==> flow/design.v <==
module adc_spi_controller	(
					iCLK,
					iRST_n,
					oADC_DIN,
					oADC_DCLK,
					oADC_CS,
					iADC_DOUT,
					iADC_BUSY,
					iADC_PENIRQ_n,
					oTOUCH_IRQ,
					oX_COORD,
					oY_COORD,
					oNEW_COORD,
					);
parameter SYSCLK_FRQ	= 50000000;
parameter ADC_DCLK_FRQ	= 1000;
parameter ADC_DCLK_CNT	= SYSCLK_FRQ/(ADC_DCLK_FRQ*2);
input			iCLK;
input			iRST_n;
input			iADC_DOUT;
input			iADC_PENIRQ_n;
input			iADC_BUSY;
output			oADC_DIN;
output			oADC_DCLK;
output			oADC_CS;
output			oTOUCH_IRQ;
output	[11:0]	oX_COORD;
output	[11:0]	oY_COORD;
output			oNEW_COORD;					
reg				d1_PENIRQ_n;
reg				d2_PENIRQ_n;
wire			touch_irq;
reg		[15:0]	dclk_cnt;
wire			dclk;
reg				transmit_en;
reg		[6:0]	spi_ctrl_cnt;
wire			oADC_CS;
reg				mcs;
reg				mdclk;
wire	[7:0]	x_config_reg;
wire	[7:0]	y_config_reg;
wire	[7:0]	ctrl_reg;
reg		[7:0]	mdata_in;
reg				y_coordinate_config;
wire			eof_transmition;	
reg		[5:0]	bit_cnt;	
reg				madc_out;	
reg		[11:0]	mx_coordinate;
reg		[11:0]	my_coordinate;	
reg		[11:0]	oX_COORD;
reg		[11:0]	oY_COORD;
wire			rd_coord_strob;
reg				oNEW_COORD;
reg		[5:0]	irq_cnt;
reg		[15:0]	clk_cnt;
assign	x_config_reg = 8'h92;
assign	y_config_reg = 8'hd2;
always@(posedge iCLK or negedge iRST_n)
	begin
		if (!iRST_n)
			madc_out <= 0;
		else
			madc_out <= iADC_DOUT;
	end		
always@(posedge iCLK or negedge iRST_n)
	begin	
		if (!iRST_n)
			begin
				d1_PENIRQ_n	<= 0;
				d2_PENIRQ_n	<= 0;
			end
		else
			begin
				d1_PENIRQ_n	<= iADC_PENIRQ_n;	
				d2_PENIRQ_n	<= d1_PENIRQ_n;
			end
	end
assign		touch_irq = d2_PENIRQ_n & ~d1_PENIRQ_n; 
assign		oTOUCH_IRQ = touch_irq;
always@(posedge iCLK or negedge iRST_n)
	begin
		if (!iRST_n)
			transmit_en <= 0;
		else if (eof_transmition&&iADC_PENIRQ_n) 
			transmit_en <= 0;	
		else if (touch_irq)
			transmit_en <= 1;
	end			
always@(posedge iCLK or negedge iRST_n)
	begin
		if (!iRST_n)
			dclk_cnt <= 0;
		else if (transmit_en) 
			begin
				if (dclk_cnt == ADC_DCLK_CNT)
					dclk_cnt <= 0;
				else
					dclk_cnt <= dclk_cnt + 1;		
			end
		else
			dclk_cnt <= 0;
	end			
assign	dclk =   (dclk_cnt == ADC_DCLK_CNT)? 1 : 0;		
always@(posedge iCLK or negedge iRST_n)
	begin
		if (!iRST_n)
			spi_ctrl_cnt <= 0;
		else if (dclk)	
			begin
				if (spi_ctrl_cnt == 65)
					spi_ctrl_cnt <= 0;						
				else
					spi_ctrl_cnt <= spi_ctrl_cnt + 1;		
			end
	end				
always@(posedge iCLK or negedge iRST_n)
	begin
		if (!iRST_n)
			begin
				mcs 	<= 1;
				mdclk	<= 0;
				mdata_in <= 0;
				y_coordinate_config <= 0;
				mx_coordinate <= 0;
				my_coordinate <= 0;
			end
		else if (transmit_en)
			begin
				if (dclk)
					begin
						if (spi_ctrl_cnt == 0)
							begin
								mcs 	<= 0;
								mdata_in <= ctrl_reg;
							end	
						else if (spi_ctrl_cnt == 49)
							begin
								mdclk	<= 0;
								y_coordinate_config <= ~y_coordinate_config;
								if (y_coordinate_config)
									mcs 	<= 1;
								else
									mcs 	<= 0;	
							end
						else if (spi_ctrl_cnt != 0)
							mdclk	<= ~mdclk;				
						if (mdclk)
							mdata_in <= {mdata_in[6:0],1'b0};
						if (!mdclk)	
							begin
								if(rd_coord_strob)
									begin
										if(y_coordinate_config)
											my_coordinate <= {my_coordinate[10:0],madc_out};
										else
											mx_coordinate <= {mx_coordinate[10:0],madc_out};	
									end
							end		
					end				
			end
	end
assign	oADC_CS  = mcs;
assign	oADC_DIN = 	mdata_in[7];
assign	oADC_DCLK = mdclk;
assign	ctrl_reg = y_coordinate_config ? y_config_reg : x_config_reg;
assign	eof_transmition = (y_coordinate_config & (spi_ctrl_cnt == 49) & dclk);
assign	rd_coord_strob = ((spi_ctrl_cnt>=19)&&(spi_ctrl_cnt<=41)) ? 1 : 0;
always@(posedge iCLK or negedge iRST_n)
	begin
		if (!iRST_n)
			begin
				oX_COORD <= 0;	
				oY_COORD <= 0;
			end
		else if (eof_transmition&&(my_coordinate!=0))
			begin			
				oX_COORD <= mx_coordinate;	
				oY_COORD <= my_coordinate;
			end	
	end
always@(posedge iCLK or negedge iRST_n)
	begin
		if (!iRST_n)
			oNEW_COORD <= 0;
		else if (eof_transmition&&(my_coordinate!=0))
			oNEW_COORD <= 1;
		else
			oNEW_COORD <= 0;		
	end
endmodule
==> From RTL to reports: adc_spi_controller <==
Tool output for the design above, in the order of the flow.
Lines are those of the file above, counted from 1.
Operators carry their Yosys type and port widths (W data, S select, Z words).
Library cell names are shortened.
{ "design": {"design": "adc_spi_controller", "clock_port": "iCLK", "cell_library": "sky130hd", "pvt_corner": "tt_025C_1v80"} }

==> Elaborated design <==
Yosys after proc, flatten, opt, wreduce and memory -nomap, before mapping. Memory bits, and registers merged into a memory's read port (data or address), are not among the register bits. Print and check cells are not counted. Equal cells are merged and count once.
{ "word_totals": {"output_inout_bits": 29, "in_bits": 5, "wordCells": 61, "register_bits": 87} }
{ "classes": {"addsub": 2, "logic": 7, "n_eq": 3, "cmp": 2, "n_mux": 16, "n_reduce_logical": 16} }
{ "ops": {"columns": ["cell", "count"], "rows": [
  ["$mux W16", 2],
  ["$add A16 B1 Y16 const B", 1],
  ["$eq A16 B15 Y1 const B", 1],
  ["$mux W8", 2],
  ["$mux W7", 2],
  ["$reduce_bool A12 Y1", 1],
  ["$reduce_and A5 Y1", 2],
  ["$mux W1", 10],
  ["$reduce_bool A2 Y1", 4],
  ["$reduce_and A4 Y1", 2],
  ["$add A7 B1 Y7 const B", 1],
  ["$ge A7 B5 Y1 const B", 1],
  ["$le A7 B6 Y1 const B", 1],
  ["$eq A7 B6 Y1 const B", 1],
  ["$eq A7 B7 Y1 const B", 1],
  ["$logic_not A7 Y1", 1],
  ["$reduce_bool A7 Y1", 1],
  ["$reduce_and A3 Y1", 2],
  ["$not A1 Y1", 4],
  ["$and A1 B1 Y1", 3],
  ["$logic_and A1 B1 Y1", 3]
]} }

==> Logic depth <==
Longest topological path by Yosys (ltp), each cell counted once; first at word level (registers and memories cut), then after technology mapping (sequential cells cut; the memories' decode and read muxes count).
{ "logic_depth": {"ltp_word": 5, "ABC_AREA": 1, "ltp_mapped": 11, "ltp_nobuf": 9} }

==> Netlist <==
The flow's flattened synthesis, as Yosys stat reports it; memories are mapped. The netlist is that of the ABC_AREA named above (0 if unset); the other value can give another one.
{ "types": {"columns": ["cell_type", "count", "type_area_um2"], "rows": [
  ["dfrtp_1", 85, 2127.04],
  ["nand2_1", 129, 484.214],
  ["nand3_1", 54, 270.259],
  ["inv_1", 52, 195.187],
  ["nor2_1", 46, 172.666],
  ["o21ai_1", 24, 120.115],
  ["nand2_2", 11, 68.816],
  ["ha_1", 5, 62.56],
  ["nand4_1", 10, 62.56],
  ["nor3_1", 12, 60.058],
  ["buf_2", 11, 55.053],
  ["o21ai_0", 11, 55.053],
  ["nor2_4", 4, 45.043],
  ["o21ai_2", 4, 35.034],
  ["xor2_1", 4, 35.034],
  ["buf_6", 3, 33.782],
  ["dfstp_2", 1, 26.275],
  ["xnor2_1", 3, 26.275]
]} }
Not listed: further types 17, cells in them 23.
{ "mapped": {"ff_cells": 86, "cells": 492, "buffers": 16, "synth_area_um2": 4097.7, "seq_area_um2": 2153.3} }

==> Path before layout <==
Source: OpenSTA report_checks on the synthesized netlist (no wires, ideal clock, input and output delay 20% of the period each), path of least setup slack; recovery checks are left aside. Register names are those of the netlist, which keeps one name where synthesis merged equal registers.
{ "synth_timing": {"path_kind": "reg-to-reg", "from": "register spi_ctrl_cnt[1]", "to": "register oX_COORD[10]", "driving_pins": 11, "tclk_ns": 2.67, "slack_ns": 0.991, "t_first_pin_ns": 0.000, "arrival_ns": 1.558, "path_delay_ns": 1.679, "path_buffers": 2, "t_required_ns": 2.549, "setup_time_ns": 0.121, "synth_period_reached_ns": 1.679} }
"path_delay_ns" is the arrival time less input delay plus setup time.
"driving_pins": output pins that drive a net of the path, with the launching flip-flop's if there is one; two outputs of one cell count as two.
"synth_period_reached_ns" is the clock period less the worst setup slack; recovery checks do not enter. This is arithmetic on one report: input and output delays are still those of the set period (20% each).
Between the ends stands the longest chain of elaborated cells between them, by number of cells; it is not shown to be the way that was timed. Of several equally long chains one is given.
A line is the first line of the expression or statement that the cell stems from. Yosys adds cells for indexed reads and writes and turns some case tables into memories.
A register here has more assigning lines than the two given.
{ "synth_via": {"path_cell_list": "dfrtp_1 -> inv_1 -> ha_1 -> nor3b_2 -> nand3_2 -> nor2_4 -> nand3_4 -> buf_6 -> buf_6 -> nand2_2 -> o21ai_1", "elab_chain_cells": 4, "cone_cells": 4, "cone_classes": "eq/ne: 1; logic: 2; reduce/logical: 1"} }
{ "synth_rtl": {"columns": ["item", "line_no", "source"], "rows": [
  ["start, declared", 36, "reg [6:0] spi_ctrl_cnt;"],
  ["start, assigned", 107, "spi_ctrl_cnt <= 0;"],
  ["start, assigned", 113, "spi_ctrl_cnt <= spi_ctrl_cnt + 1;"],
  ["$eq A7 B6 Y1", 166, "assign eof_transmition = (y_coordinate_config & (spi_ctrl_cnt == 49) & dclk);"],
  ["$and A1 B1 Y1 x2", 166, null],
  ["$logic_and A1 B1 Y1", 175, "else if (eof_transmition&&(my_coordinate!=0))"],
  ["end, assigned", 172, "oX_COORD <= 0;"],
  ["end, assigned", 177, "oX_COORD <= mx_coordinate;"],
  ["end, declared", 27, "output [11:0] oX_COORD;"]
]} }

==> Worst path after layout <==
Path of least setup slack in the final report of flow run A (OpenROAD, finished layout, wires in). Where an end is a register, its clock arrival counts in the times.
{ "layout_timing": {"path_kind": "reg-to-reg", "from": "register dclk_cnt[0]", "to": "register my_coordinate[9]", "t_required_ns": 3.62, "arrival_ns": 2.48, "t_first_pin_ns": 0.36, "tclk_ns": 3.36, "path_buffers": 0, "driving_pins": 10, "setup_time_ns": 0.10, "slack_ns": 1.14} }
Between the ends stands the longest chain of elaborated cells between them, by number of cells; it is not shown to be the way that was timed. Of several equally long chains one is given.
A register here has more assigning lines than the two given.
{ "layout_via": {"path_cell_list": "dfrtp_1 -> inv_1 -> ha_1 -> nand3_1 -> nor2_4 -> nand3_1 -> nor2_2 -> nand2_1 -> nand2_1 -> nand2_1", "elab_chain_cells": 3, "cone_cells": 3, "cone_classes": "eq/ne: 1; mux: 1; reduce/logical: 1"} }
{ "layout_rtl": {"columns": ["item", "line_no", "source"], "rows": [
  ["start, declared", 33, "reg [15:0] dclk_cnt;"],
  ["start, assigned", 92, "dclk_cnt <= 0;"],
  ["start, assigned", 98, "dclk_cnt <= dclk_cnt + 1;"],
  ["$eq A16 B15 Y1", 103, "assign dclk = (dclk_cnt == ADC_DCLK_CNT)? 1 : 0;"],
  ["$mux W1", 103, null],
  ["$reduce_and A5 Y1", null, null],
  ["end, assigned", 125, "my_coordinate <= 0;"],
  ["end, assigned", 154, "my_coordinate <= {my_coordinate[10:0],madc_out};"],
  ["end, declared", 49, "reg [11:0] my_coordinate;"]
]} }

Settings and measured results of 2 stored flow runs for module adc_spi_controller (sky130hd), not sorted in any way. The constraints put input and output delay at 20% of the set period each and load the outputs with 0.01 pF.
"period_less_ws_ns": clock period set for the run, less the worst setup slack. It is reckoned from that one timing run; input and output delays stay at 20% of the period that was set.
"final_power_mw" rests on the timing tool's default activity at the inputs, not on a simulated workload.

Flow run A
==> flow/run.sh <==
#!/bin/bash
# the make line also repeats the synthesis and layout settings of config.mk as NAME=value (left out here)
make -C /OpenROAD-flow-scripts/flow DESIGN_CONFIG=/design/flow/config.mk WORK_HOME=/design/flow/orfs CLKGATE_MAP_FILE= finish
==> flow/config.mk <==
export PLATFORM = sky130hd
export DESIGN_NAME = adc_spi_controller
export DESIGN_NICKNAME = adc_spi_controller
export VERILOG_FILES = /design/flow/design.v
export SDC_FILE = /design/flow/constraint.sdc
export NUM_CORES = 4
export LEC_CHECK = 0
export ABC_AREA = 1
export CAP_MARGIN = 20
export CELL_PAD_IN_SITES_GLOBAL_PLACEMENT = 1
export CORE_MARGIN = 2
export CORE_UTILIZATION = 40
export CTS_CLUSTER_DIAMETER = 277
export CTS_CLUSTER_SIZE = 78
export GPL_ROUTABILITY_DRIVEN = 0
export MIN_ROUTING_LAYER = met1
export SLEW_MARGIN = 20
export TNS_END_PERCENT = 40
==> flow/constraint.sdc <==
create_clock -name core_clock -period 3.36 [get_ports {iCLK}]
set_input_delay 0.6720 -clock core_clock [delete_from_list [all_inputs] [get_ports {iCLK}]]
set_output_delay 0.6720 -clock core_clock [all_outputs]
set_load 0.01 [all_outputs]

==> results of flow run A, as JSON <==
{
  "period_less_ws_ns": 2.222,
  "synthesis_area_um2": 4097.7,
  "post_route_stdcell_area_um2": 4679.5,
  "timing.setup.ws_ns": 1.138,
  "final_power_mw": 2.024,
  "finalUtil_pct": 47.4,
  "die_area_um2": 11070.2
}

Flow run B
==> flow/run.sh <==
#!/bin/bash
# the make line also repeats the synthesis and layout settings of config.mk as NAME=value (left out here)
make -C /OpenROAD-flow-scripts/flow DESIGN_CONFIG=/design/flow/config.mk WORK_HOME=/design/flow/orfs CLKGATE_MAP_FILE= finish
==> flow/config.mk <==
export PLATFORM = sky130hd
export DESIGN_NAME = adc_spi_controller
export DESIGN_NICKNAME = adc_spi_controller
export VERILOG_FILES = /design/flow/design.v
export SDC_FILE = /design/flow/constraint.sdc
export NUM_CORES = 4
export LEC_CHECK = 0
export CAP_MARGIN = 30
export CELL_PAD_IN_SITES_DETAIL_PLACEMENT = 1
export CORE_MARGIN = 2
export CORE_UTILIZATION = 58
export CTS_CLUSTER_DIAMETER = 94
export HOLD_SLACK_MARGIN = 0.01
export MAX_ROUTING_LAYER = met4
export MIN_ROUTING_LAYER = met2
export PLACE_DENSITY = 0.54
export SETUP_SLACK_MARGIN = 0.57
export SLEW_MARGIN = 25
==> flow/constraint.sdc <==
create_clock -name core_clock -period 2.1 [get_ports {iCLK}]
set_input_delay 0.4200 -clock core_clock [delete_from_list [all_inputs] [get_ports {iCLK}]]
set_output_delay 0.4200 -clock core_clock [all_outputs]
set_load 0.01 [all_outputs]

==> results of flow run B, as JSON <==
{
  "outcome": "stopped before the end: clock tree synthesis reported DPL-0033"
}
