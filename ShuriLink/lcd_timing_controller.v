==> flow/design.v <==
module lcd_timing_controller		(
						iCLK, 				 
						iRST_n, 			 
						oHD,				 
						oVD,				 
						oDEN,				 
						oLCD_R,				 
						oLCD_G,              
						oLCD_B,              
						iDISPLAY_MODE
						);
parameter H_LINE = 1056;
parameter V_LINE = 525;
parameter Hsync_Blank = 216;
parameter Hsync_Front_Porch = 40;
parameter Vertical_Back_Porch = 35;
parameter Vertical_Front_Porch = 10;
input			iCLK;   
input			iRST_n;
output	[7:0]	oLCD_R;		
output  [7:0]	oLCD_G;
output  [7:0]	oLCD_B;
output			oHD;
output			oVD;
output			oDEN;
input	[1:0]	iDISPLAY_MODE;	
reg		[10:0]  x_cnt;  
reg		[9:0]	y_cnt; 
wire	[7:0]	mred;
wire	[7:0]	mgreen;
wire	[7:0]	mblue; 
wire			display_area;
reg				mhd;
reg				mvd;
reg				mden;
reg				oHD;
reg				oVD;
reg				oDEN;
reg		[7:0]	oLCD_R;
reg		[7:0]	oLCD_G;	
reg		[7:0]	oLCD_B;	
wire	[1:0]	msel;	
reg		[7:0]	red_1;
reg 	[7:0]	green_1;
reg 	[7:0]	blue_1;
reg 	[7:0]	graycnt;
reg		[7:0]	pattern_data;
assign	display_area = ((x_cnt>(Hsync_Blank-1)&&  
						(x_cnt<(H_LINE-Hsync_Front_Porch))&&  
						(y_cnt>(Vertical_Back_Porch-1))&& 
						(y_cnt<(V_LINE - Vertical_Front_Porch))
						))  ? 1'b1 : 1'b0;
always@(posedge iCLK or negedge iRST_n)
	begin
		if (!iRST_n)
		begin
			x_cnt <= 11'd0;	
			mhd  <= 1'd0;  	
		end	
		else if (x_cnt == (H_LINE-1))
		begin
			x_cnt <= 11'd0;
			mhd  <= 1'd0;
		end	   
		else
		begin
			x_cnt <= x_cnt + 11'd1;
			mhd  <= 1'd1;
		end	
	end
always@(posedge iCLK or negedge iRST_n)
	begin
		if (!iRST_n)
			y_cnt <= 10'd0;
		else if (x_cnt == (H_LINE-1))
		begin
			if (y_cnt == (V_LINE-1))
				y_cnt <= 10'd0;
			else
				y_cnt <= y_cnt + 10'd1;	
		end
	end
always@(posedge iCLK  or negedge iRST_n)
	begin
		if (!iRST_n)
			mvd  <= 1'b1;
		else if (y_cnt == 10'd0)
			mvd  <= 1'b0;
		else
			mvd  <= 1'b1;
	end			
always@(posedge iCLK  or negedge iRST_n)
	begin
		if (!iRST_n)
			mden  <= 1'b0;
		else if (display_area)
			mden  <= 1'b1;
		else
			mden  <= 1'b0;
	end			
assign	msel		=	(y_cnt<200)					?	2'b01	:
						(y_cnt>=200	&& y_cnt<360)	?	2'b10	:
													    2'b00	;
always@(posedge iCLK  or negedge iRST_n)
	begin
		if (!iRST_n)
			pattern_data	<=	8'h00;
		else if((x_cnt>(Hsync_Blank-1))&&(x_cnt<(H_LINE-Hsync_Front_Porch)))
			begin
				if(msel==1)
					begin
						pattern_data <= pattern_data + 1;		
						red_1 <= pattern_data;
						green_1 <= 0;
						blue_1 <= 0;
					end	
				else if (msel==2)
					begin
						pattern_data <= pattern_data + 1;
						red_1 <= 0;
						green_1 <= pattern_data;
						blue_1 <= 0;
					end	
				else if (msel==0)
					begin
						pattern_data <= pattern_data + 1;
						red_1 <= 0;
						green_1 <= 0;
						blue_1 <= pattern_data;
					end	
			end	
				else
					pattern_data<=	8'h00;	
	end	
always@(posedge iCLK  or negedge iRST_n)
	begin
		if (!iRST_n)
			graycnt <= 0;
		else if((x_cnt>(Hsync_Blank-1))&&(x_cnt<(H_LINE-Hsync_Front_Porch))) 
			graycnt <= graycnt + 1;	
		else
			graycnt <= 0;		
end	
assign mred    = (iDISPLAY_MODE == 2'b11)?  8'hff:  
				 (iDISPLAY_MODE == 2'b10)?  8'h7f: 
			     (iDISPLAY_MODE == 2'b01)?  red_1:
										    graycnt; 
assign mgreen  = (iDISPLAY_MODE == 2'b11)?  8'hff:
			     (iDISPLAY_MODE == 2'b10)?  8'h7f:
				 (iDISPLAY_MODE == 2'b01)?  green_1:
				  				            graycnt;
assign mblue   = (iDISPLAY_MODE == 2'b11)?  8'hff:
			     (iDISPLAY_MODE == 2'b10)?  8'h7f:
				 (iDISPLAY_MODE == 2'b01)?  blue_1:
				  				            graycnt;
always@(posedge iCLK or negedge iRST_n)
	begin
		if (!iRST_n)
			begin
				oHD	<= 1'd0;
				oVD	<= 1'd0;
				oDEN <= 1'd0;
				oLCD_R <= 8'd0;
				oLCD_G <= 8'd0;
				oLCD_B <= 8'd0;
			end
		else
			begin
				oHD	<= mhd;
				oVD	<= mvd;
				oDEN <= display_area;
				oLCD_R <= mred;
				oLCD_G <= mgreen;
				oLCD_B <= mblue;
			end		
	end
endmodule
Tool chain data of lcd_timing_controller
Tool output for the design above, in the order of the flow.
Line numbers count from 1 in the design file above.
Cell names lack the library's common part.
{"block": "design", "design": "lcd_timing_controller", "clock": "iCLK", "lib": "sky130hd", "lib_corner": "tt_025C_1v80"}

Word level
Yosys after proc, flatten, opt, wreduce and memory -nomap, before mapping. Memory bits, and registers merged into a memory's read port (data or address), are not among the register bits. Print and check cells are not counted. Equal cells are merged and count once.
{"block": "bits", "wordCells": 69, "output_inout_bits": 27, "in_bits": 4, "register_bits": 90}
{"block": "classes", "n_reduce_logical": 9, "n_mux": 26, "cmp": 7, "addsub": 4, "n_eq": 8}
{"block": "ops", "cell": "8-bit two-way mux", "count": 19}
{"block": "ops", "cell": "8-bit by 1-bit adder with 8-bit output (second input constant)", "count": 2}
{"block": "ops", "cell": "11-bit by 1-bit adder with 11-bit output (second input constant)", "count": 1}
{"block": "ops", "cell": "11-bit by 10-bit < comparator with 1-bit output (second input constant)", "count": 1}
{"block": "ops", "cell": "11-bit == test (second input constant)", "count": 1}
{"block": "ops", "cell": "11-bit by 8-bit > comparator with 1-bit output (second input constant)", "count": 1}
{"block": "ops", "cell": "11-bit two-way mux", "count": 1}
{"block": "ops", "cell": "10-bit by 1-bit adder with 10-bit output (second input constant)", "count": 1}
{"block": "ops", "cell": "10-bit < comparator (second input constant)", "count": 1}
{"block": "ops", "cell": "10-bit == test (second input constant)", "count": 1}
{"block": "ops", "cell": "10-bit by 6-bit > comparator with 1-bit output (second input constant)", "count": 1}
{"block": "ops", "cell": "10-bit by 8-bit >= comparator with 1-bit output (second input constant)", "count": 1}
{"block": "ops", "cell": "10-bit by 8-bit < comparator with 1-bit output (second input constant)", "count": 1}
{"block": "ops", "cell": "10-bit by 9-bit < comparator with 1-bit output (second input constant)", "count": 1}
{"block": "ops", "cell": "10-bit zero test", "count": 1}
{"block": "ops", "cell": "10-bit two-way mux", "count": 1}
{"block": "ops", "cell": "2-bit == test (second input constant)", "count": 3}
{"block": "ops", "cell": "1-bit logical AND", "count": 4}
{"block": "ops", "cell": "2-bit by 1-bit == test with 1-bit output (second input constant)", "count": 2}
{"block": "ops", "cell": "4-bit inequality test (second input constant)", "count": 1}
{"block": "ops", "cell": "2-bit two-way mux", "count": 2}
{"block": "ops", "cell": "3-bit AND reduction", "count": 1}
{"block": "ops", "cell": "3-bit nonzero test", "count": 1}
{"block": "ops", "cell": "1-bit two-way mux", "count": 3}
{"block": "ops", "cell": "2-bit zero test", "count": 1}
{"block": "ops", "cell": "2-bit OR reduction", "count": 1}

Depth
Longest topological path by Yosys (ltp), each cell counted once; first at word level (registers and memories cut), then after technology mapping (sequential cells cut; the memories' decode and read muxes count).
{"block": "depth", "depth_word": 9, "ABC_AREA": 0, "mapped_depth": 7, "ltp_nobuf": 5}

Synthesis result
Yosys stat after the flow's synthesis: flattened, memories mapped to cells. It holds for the ABC_AREA given above (unset counts as 0); a run with the other value may have another netlist.
{"block": "synth_totals", "synth_area_mm2": 0.0037386, "ffs": 90, "stdcells": 331, "seq_area_mm2": 0.0023735}
{"block": "by_type", "cell_type": "dfrtp_1", "count": 65, "type_area_um2": 1626.56}
{"block": "by_type", "cell_type": "edfxtp_1", "count": 24, "type_area_um2": 720.691}
{"block": "by_type", "cell_type": "nand2_1", "count": 56, "type_area_um2": 210.202}
{"block": "by_type", "cell_type": "and2_1", "count": 24, "type_area_um2": 150.144}
{"block": "by_type", "cell_type": "nor2_1", "count": 33, "type_area_um2": 123.869}
{"block": "by_type", "cell_type": "xor2_1", "count": 12, "type_area_um2": 105.101}
{"block": "by_type", "cell_type": "xnor2_1", "count": 11, "type_area_um2": 96.342}
{"block": "by_type", "cell_type": "ha_1", "count": 6, "type_area_um2": 75.072}
{"block": "by_type", "cell_type": "nand3_1", "count": 12, "type_area_um2": 60.058}
{"block": "by_type", "cell_type": "a21oi_1", "count": 11, "type_area_um2": 55.053}
{"block": "by_type", "cell_type": "and3_1", "count": 7, "type_area_um2": 43.792}
{"block": "by_type", "cell_type": "o21ai_0", "count": 8, "type_area_um2": 40.038}
{"block": "by_type", "cell_type": "clkbuf_1", "count": 9, "type_area_um2": 33.782}
{"block": "by_type", "cell_type": "nand4_1", "count": 5, "type_area_um2": 31.28}
{"block": "by_type", "cell_type": "dfstp_2", "count": 1, "type_area_um2": 26.275}
{"block": "by_type", "cell_type": "inv_1", "count": 7, "type_area_um2": 26.275}
{"block": "by_type", "cell_type": "nor4_1", "count": 4, "type_area_um2": 25.024}
{"block": "by_type", "cell_type": "mux2_2", "count": 2, "type_area_um2": 22.522}
Not listed: further types 24, cells in them 34.

Path before layout
Path of least setup slack by OpenSTA after synthesis, without wires, with an ideal clock, recovery checks aside; 20% of the period is set as input and as output delay. Where synthesis merged equal registers, the netlist keeps one of their names.
{"block": "synth_path", "path_kind": "register -> register", "start": "reg x_cnt[3]", "end": "reg blue_1[0]", "setup_time_ns": 0.405, "required_ns": 4.625, "period_ns": 5.03, "setup_slack_ns": 2.041, "delay_ns": 2.989, "t_arrival_ns": 2.584, "launch_ns": 0.000, "path_stages": 8, "period_less_setup_slack_ns": 2.989}
"delay_ns" = arrival - input delay + setup time.
"path_stages" counts driving pins, that of a launching flip-flop among them; a cell with two outputs on the path counts twice.
"period_less_setup_slack_ns" = period - worst setup slack (recovery checks aside). The figure is calculated, with input and output delays left at 20% of the set period.
The rows between start and end are the longest chain of elaborated cells between them; the timing report does not say that the signal goes this way. Where chains are equally long, one stands for them.
A line is the first line of the expression or statement that the cell stems from. Yosys adds cells for indexed reads and writes and turns some case tables into memories.
A register here has more assigning lines than the two given.
{"block": "synth_via", "cell_sequence": "dfrtp_1 clkbuf_1 a311oi_1 o31a_1 or4_1 buf_6 buf_8 nor2_1", "elab_chain_len": 3, "cone_cells": 4, "classes_between": "compare: 2; reduce/logical: 2"}
{"block": "synth_lines", "element": "from (decl)", "line_no": 27, "rtl": "reg [10:0] x_cnt;"}
{"block": "synth_lines", "element": "from (assign)", "line_no": 57, "rtl": "x_cnt <= 11'd0;"}
{"block": "synth_lines", "element": "from (assign)", "line_no": 67, "rtl": "x_cnt <= x_cnt + 11'd1;"}
{"block": "synth_lines", "element": "11-bit by 8-bit > comparator with 1-bit output", "line_no": 108, "rtl": "else if((x_cnt>(Hsync_Blank-1))&&(x_cnt<(H_LINE-Hsync_Front_Porch)))"}
{"block": "synth_lines", "element": "1-bit logical AND", "line_no": 108}
{"block": "synth_lines", "element": "3-bit AND reduction"}
{"block": "synth_lines", "element": "to (assign)", "line_no": 115, "rtl": "blue_1 <= 0;"}
{"block": "synth_lines", "element": "to (assign)", "line_no": 129, "rtl": "blue_1 <= pattern_data;"}
{"block": "synth_lines", "element": "to (decl)", "line_no": 45, "rtl": "reg [7:0] blue_1;"}

Timing after layout
From the final timing report of entry A: the path of least setup slack in the routed layout; clock arrival at registers is part of the times.
{"block": "layout_path", "path_kind": "register -> register", "start": "reg x_cnt[6]", "end": "reg blue_1[6]", "required_ns": 3.17, "setup_time_ns": 0.31, "path_stages": 7, "setup_slack_ns": 0.83, "t_arrival_ns": 2.34, "launch_ns": 0.35, "period_ns": 3.14}
The rows between start and end are the longest chain of elaborated cells between them; the timing report does not say that the signal goes this way. Where chains are equally long, one stands for them.
A register here has more assigning lines than the two given.
{"block": "layout_via", "cell_sequence": "dfrtp_1 nand2_1 o31a_1 or4_1 buf_4 nor2_2 buf_4", "elab_chain_len": 3, "cone_cells": 4, "classes_between": "compare: 2; reduce/logical: 2"}
{"block": "layout_lines", "element": "from (decl)", "line_no": 27, "rtl": "reg [10:0] x_cnt;"}
{"block": "layout_lines", "element": "from (assign)", "line_no": 57, "rtl": "x_cnt <= 11'd0;"}
{"block": "layout_lines", "element": "from (assign)", "line_no": 67, "rtl": "x_cnt <= x_cnt + 11'd1;"}
{"block": "layout_lines", "element": "11-bit by 8-bit > comparator with 1-bit output", "line_no": 108, "rtl": "else if((x_cnt>(Hsync_Blank-1))&&(x_cnt<(H_LINE-Hsync_Front_Porch)))"}
{"block": "layout_lines", "element": "1-bit logical AND", "line_no": 108}
{"block": "layout_lines", "element": "3-bit AND reduction"}
{"block": "layout_lines", "element": "to (assign)", "line_no": 115, "rtl": "blue_1 <= 0;"}
{"block": "layout_lines", "element": "to (assign)", "line_no": 129, "rtl": "blue_1 <= pattern_data;"}
{"block": "layout_lines", "element": "to (decl)", "line_no": 45, "rtl": "reg [7:0] blue_1;"}

Top module lcd_timing_controller; platform sky130hd; tools Yosys and OpenROAD; 2 stored runs in no particular order. Input and output delays are each 20% of the period that was set; the output load is 0.01 pF.
"timing.achieved_period_ns" means the clock period less the worst setup slack. The figure is calculated, with input and output delays left at 20% of the set period.
By "worst_path_time_ns" is meant the share of the clock period that the worst setup path is allowed (20% is reserved at inputs, 20% at outputs), minus its slack. Clock arrival times at its registers enter into it.
By "totalPower_uw" is meant OpenSTA's value without simulated activity: inputs other than the clock are taken to toggle once in ten clock periods, and the tool carries that through the logic.

Entry A
==> flow/run.sh <==
#!/bin/bash
# the make line also repeats the synthesis and layout settings of config.mk as NAME=value (left out here)
make -C /OpenROAD-flow-scripts/flow DESIGN_CONFIG=/design/flow/config.mk WORK_HOME=/design/flow/orfs CLKGATE_MAP_FILE= finish
==> flow/config.mk <==
export PLATFORM = sky130hd
export DESIGN_NAME = lcd_timing_controller
export DESIGN_NICKNAME = lcd_timing_controller
export VERILOG_FILES = /design/flow/design.v
export SDC_FILE = /design/flow/constraint.sdc
export NUM_CORES = 4
export LEC_CHECK = 0
export CAP_MARGIN = 20
export CORE_MARGIN = 2
export CORE_UTILIZATION = 64
export SLEW_MARGIN = 20
==> flow/constraint.sdc <==
create_clock -name core_clock -period 3.14 [get_ports {iCLK}]
set_input_delay 0.6280 -clock core_clock [delete_from_list [all_inputs] [get_ports {iCLK}]]
set_output_delay 0.6280 -clock core_clock [all_outputs]
set_load 0.01 [all_outputs]

==> results of entry A, as JSON <==
{
  "synth_chip_area_mm2": 0.0037386,
  "die_footprint_mm2": 0.006469,
  "finish.stdcell_area_mm2": 0.0042779,
  "util_frac": 0.767,
  "setup_worst_slack_ns": 0.831,
  "timing.setup.tns_ns": 0.000,
  "hold_worst_slack_ns": 0.356,
  "totalPower_uw": 1997,
  "timing.achieved_period_ns": 2.309,
  "worst_path_time_ns": 2.31,
  "worst_path_kind": "register -> register"
}

Entry B
==> flow/run.sh <==
#!/bin/bash
# the make line also repeats the synthesis and layout settings of config.mk as NAME=value (left out here)
make -C /OpenROAD-flow-scripts/flow DESIGN_CONFIG=/design/flow/config.mk WORK_HOME=/design/flow/orfs CLKGATE_MAP_FILE= finish
==> flow/config.mk <==
export PLATFORM = sky130hd
export DESIGN_NAME = lcd_timing_controller
export DESIGN_NICKNAME = lcd_timing_controller
export VERILOG_FILES = /design/flow/design.v
export SDC_FILE = /design/flow/constraint.sdc
export NUM_CORES = 4
export LEC_CHECK = 0
export CAP_MARGIN = 20
export CELL_PAD_IN_SITES_GLOBAL_PLACEMENT = 3
export CORE_MARGIN = 6
export CORE_UTILIZATION = 28
export MAX_ROUTING_LAYER = met5
export PLACE_DENSITY_LB_ADDON = 0.14
export SETUP_SLACK_MARGIN = 0.11
export SLEW_MARGIN = 20
export TNS_END_PERCENT = 65
==> flow/constraint.sdc <==
create_clock -name core_clock -period 3.86 [get_ports {iCLK}]
set_input_delay 0.7720 -clock core_clock [delete_from_list [all_inputs] [get_ports {iCLK}]]
set_output_delay 0.7720 -clock core_clock [all_outputs]
set_load 0.01 [all_outputs]

==> results of entry B, as JSON <==
{
  "synth_chip_area_mm2": 0.0037386,
  "die_footprint_mm2": 0.016269,
  "finish.stdcell_area_mm2": 0.0045344,
  "util_frac": 0.354,
  "setup_worst_slack_ns": 1.484,
  "timing.setup.tns_ns": 0.000,
  "hold_worst_slack_ns": 0.355,
  "totalPower_uw": 1976,
  "timing.achieved_period_ns": 2.376,
  "worst_path_time_ns": 2.38,
  "worst_path_kind": "register -> register"
}
